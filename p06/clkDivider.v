==> flow/design.v <==
`timescale 1ns / 1ps
module clkDivider(
    input [3:0]Div_Fact,
    input RST,
    input Clk_Ref,
    input Clk_In,
    output Clk_Out
    );
integer counter=0, state=0;
reg Tmp_Out;
	always @(posedge Clk_Ref)
	begin
		if (RST)
		begin
			Tmp_Out <=0;
			state=0;
			counter=0;
		end
		else if (state==0 && Clk_In==1)
		begin
			counter=counter+1;
			state=1;
			if (counter >= Div_Fact)
			begin
				counter=counter-Div_Fact;
				Tmp_Out <= ~Clk_Out;
				state=0;
			end
		end
		else if (Clk_In==0)
			state=0;
	end
assign Clk_Out=Tmp_Out;
endmodule
# ---- From RTL to reports: clkDivider
# The steps from the RTL of clkDivider to its reports follow in flow order.
# Line numbers count from 1 in the design file above.
# Library cell names are shortened.
# Not given: --
dict set report inputs {
  top_module {clkDivider}
  clock_port {Clk_Ref}
  library {sky130hd}
  corner {tt_025C_1v80}
}

# ---- Word level
# Counts by Yosys on the flattened word-level netlist (proc, flatten, opt, wreduce; memories kept). Register bits leave out memories and registers merged into their read ports (data or address). Print and check cells are left out. Cells with the same type and inputs are merged into one.
dict set report bits {
  regBits 65
  input_bits 7
  output_inout_bits 1
  word_cells 15
}
dict set report classes {
  addsub 2
  compare 1
  eq_ne 1
  muxes 4
  logic 1
  reduce_and_logical 3
}
# operator n
set op_table {}
lappend op_table {{two-way mux 32 bit} 3}
lappend op_table {{adder 32 x 2 -> 32 bit (second input constant)} 1}
lappend op_table {{subtractor 32 x 4 -> 32 bit} 1}
lappend op_table {{>= comparator 32 x 4 -> 1 bit} 1}
lappend op_table {{logical NOT 32 bit} 1}
lappend op_table {{!= test 2 x 1 -> 1 bit (second input constant)} 1}
lappend op_table {{AND reduction 2 bit} 1}
lappend op_table {{logical AND 1 bit} 1}
lappend op_table {{inverter 1 bit} 1}
lappend op_table {{two-way mux 1 bit} 1}

# ---- Logic depth
# Yosys ltp: most cells in a row. Word level: on the elaborated netlist, between registers, memories and ports. Mapped: between sequential cells and ports; inverters and the memories' decode and read muxes count.
dict set report logic_depth {
  word_depth 4
  abc_area 0
  depth_mapped 15
  mapped_depth_nobuf 12
}

# ---- Synthesis result
# Source: synth_stat.txt of the flow (Yosys; design flattened, memories mapped). It holds for the ABC_AREA given above (unset counts as 0); a run with the other value may have another netlist.
dict set report synth_totals {
  mapped_cells 446
  mapped_area_um2 3402.0
  sequential_area_um2 680.7
  ffs 34
  buf_cells 41
}
# cell n type_area_um2
set by_type {}
lappend by_type {dfxtp_1 34 680.653}
lappend by_type {xnor2_1 25 218.96}
lappend by_type {a21oi_1 30 150.144}
lappend by_type {nor2_1 39 146.39}
lappend by_type {o21ai_0 29 145.139}
lappend by_type {nand4_1 20 125.12}
lappend by_type {or3_1 19 118.864}
lappend by_type {xor2_1 13 113.859}
lappend by_type {nand2_1 25 93.84}
lappend by_type {mux2i_1 9 90.086}
lappend by_type {buf_2 16 80.077}
lappend by_type {nand3_1 16 80.077}
lappend by_type {nor3_1 16 80.077}
lappend by_type {a2111oi_2 5 75.072}
lappend by_type {mux2_1 6 67.565}
lappend by_type {and3_1 10 62.56}
lappend by_type {ha_1 5 62.56}
lappend by_type {nor2b_1 10 62.56}
# Not listed: further types 47, cells in them 119.

# ---- Worst setup path after synthesis
# OpenSTA on the mapped netlist: ideal clock, no wires. The path of least setup slack (recovery checks aside). Input and output delay are each 20% of the period. Register names are those of the netlist, which keeps one name where synthesis merged equal registers.
dict set report synth_path {
  path_type {input port to flip-flop}
  from {in Div_Fact[0]}
  to {reg counter[20]}
  tclk_ns 6.92
  input_delay_ns 1.384
  setup_time_ns 0.123
  launch_ns 1.384
  t_arrival_ns 3.605
  required_time_ns 6.797
  setup_slack_ns 3.191
  delay_ns 2.344
  path_stages 11
  n_path_buf 1
  period_less_setup_slack_ns 3.729
}
# "delay_ns" = arrival - input delay + setup time.
# "path_stages" counts driving pins, that of a launching flip-flop among them; a cell with two outputs on the path counts twice.
# "period_less_setup_slack_ns" is the clock period less the worst setup slack; recovery checks do not enter. This is arithmetic on one report: input and output delays are still those of the set period (20% each).
# Between the ends stands the longest chain of elaborated cells between them, by number of cells; it is not shown to be the way that was timed. Of several equally long chains one is given.
# A line is the first line of the expression or statement that the cell stems from. Yosys adds cells for indexed reads and writes and turns some case tables into memories.
# At most two assigning lines are given for a register; there are more.
dict set report synth_via {
  cell_sequence {ha_1 > fa_1 > nor2_1 > o21ai_0 > nand2b_1 > nor3_2 > and2_1 > buf_4 > or4_1 > a31oi_1 > mux2_1}
  elab_chain_len 2
  cells_between 3
  cone_lines 2
  cone_classes {1 x add/sub; 1 x compare; 1 x mux}
}
# item line
set synth_rtl {}
lappend synth_rtl {{start, declared} 3} ;# input [3:0]Div_Fact,
lappend synth_rtl {{subtractor 32 x 4 -> 32 bit} 25} ;# counter=counter-Div_Fact;
lappend synth_rtl {{two-way mux 32 bit} 23} ;# if (counter >= Div_Fact)
lappend synth_rtl {{end, assigned} 21} ;# counter=counter+1;
lappend synth_rtl {{end, assigned} 25}
lappend synth_rtl {{end, declared} 9} ;# integer counter=0, state=0;

# ---- Worst path after layout
# Path of least setup slack in the final report of run A (OpenROAD, finished layout, wires in). Where an end is a register, its clock arrival counts in the times.
dict set report layout_path {
  path_type {flip-flop to flip-flop}
  from {reg counter[0]}
  to {reg counter[14]}
  tclk_ns 3.28
  setup_time_ns 0.11
  launch_ns 0.29
  t_arrival_ns 3.44
  required_time_ns 3.46
  setup_slack_ns 0.02
  path_stages 15
  n_path_buf 3
}
# Between the ends stands the longest chain of elaborated cells between them, by number of cells; it is not shown to be the way that was timed. Of several equally long chains one is given.
# At most two assigning lines are given for a register; there are more.
dict set report layout_via {
  cell_sequence {dfxtp_4 > ha_4 > nand4_4 > buf_6 > nor2_4 > xnor2_2 > a31oi_2 > or4b_4 > nor3_4 > buf_6 > and2_4 > buf_6 > nor3_2 > mux2i_1 > mux2_1}
  elab_chain_len 3
  cells_between 4
  cone_lines 3
  cone_classes {2 x add/sub; 1 x compare; 1 x mux}
}
# item line
set layout_rtl {}
lappend layout_rtl {{start, declared} 9} ;# integer counter=0, state=0;
lappend layout_rtl {{start, assigned} 21} ;# counter=counter+1;
lappend layout_rtl {{start, assigned} 25} ;# counter=counter-Div_Fact;
lappend layout_rtl {{adder 32 x 2 -> 32 bit} 21}
lappend layout_rtl {{subtractor 32 x 4 -> 32 bit} 25}
lappend layout_rtl {{two-way mux 32 bit} 23} ;# if (counter >= Div_Fact)
lappend layout_rtl {{end, assigned} 21}
lappend layout_rtl {{end, assigned} 25}
lappend layout_rtl {{end, declared} 9}

# Below are 2 stored runs of the flow (Yosys, OpenROAD; platform sky130hd) on clkDivider, each with its settings and what was measured, unordered. Constraints: input delay and output delay 20% of the set period each, output load 0.01 pF.
# "period_reached_ns" is the run's clock period less its worst setup slack. It is reckoned from that one timing run; input and output delays stay at 20% of the period that was set.
# "worst_path_time_ns": the worst setup path's part of the clock period (all of it between registers, 20% less for each end at a port) less its slack. A launch clock that arrives late makes it longer, a capture clock that arrives late makes it shorter.
# By "power.total_w" is meant OpenSTA's value without simulated activity: inputs other than the clock are taken to toggle once in ten clock periods, and the tool carries that through the logic.
run="run A" settings period_ns=3.28 CORE_UTILIZATION=17 SETUP_SLACK_MARGIN=-0.03 PLACE_DENSITY=0.44 CELL_PAD_IN_SITES_GLOBAL_PLACEMENT=1 GPL_TIMING_DRIVEN=1 CTS_CLUSTER_SIZE=64 CAP_MARGIN=35 SLEW_MARGIN=30 MIN_ROUTING_LAYER="met1" CORE_MARGIN=2
run="run A" results synthArea_um2=3402.0 total_die_area_um2=21160.1 final_stdcell_area_um2=5323.9 layout_utilization_pct=27.3 final_setup_ws_ns=0.022 timing.setup.tns_ns=0.000 hold_worst_slack_ns=0.491 power.total_w=0.006841 period_reached_ns=3.258 worst_path_time_ns=3.26 worst_setup_path_type="flip-flop to flip-flop"
run="run B" settings period_ns=6.16 CAP_MARGIN=20 CORE_MARGIN=2 CORE_UTILIZATION=40 SLEW_MARGIN=20
run="run B" results synthArea_um2=3402.0 total_die_area_um2=9258.3 final_stdcell_area_um2=3535.9 layout_utilization_pct=43.0 final_setup_ws_ns=1.799 timing.setup.tns_ns=0.000 hold_worst_slack_ns=0.491 power.total_w=0.002294 period_reached_ns=4.361 worst_path_time_ns=3.13 worst_setup_path_type="input port to flip-flop"
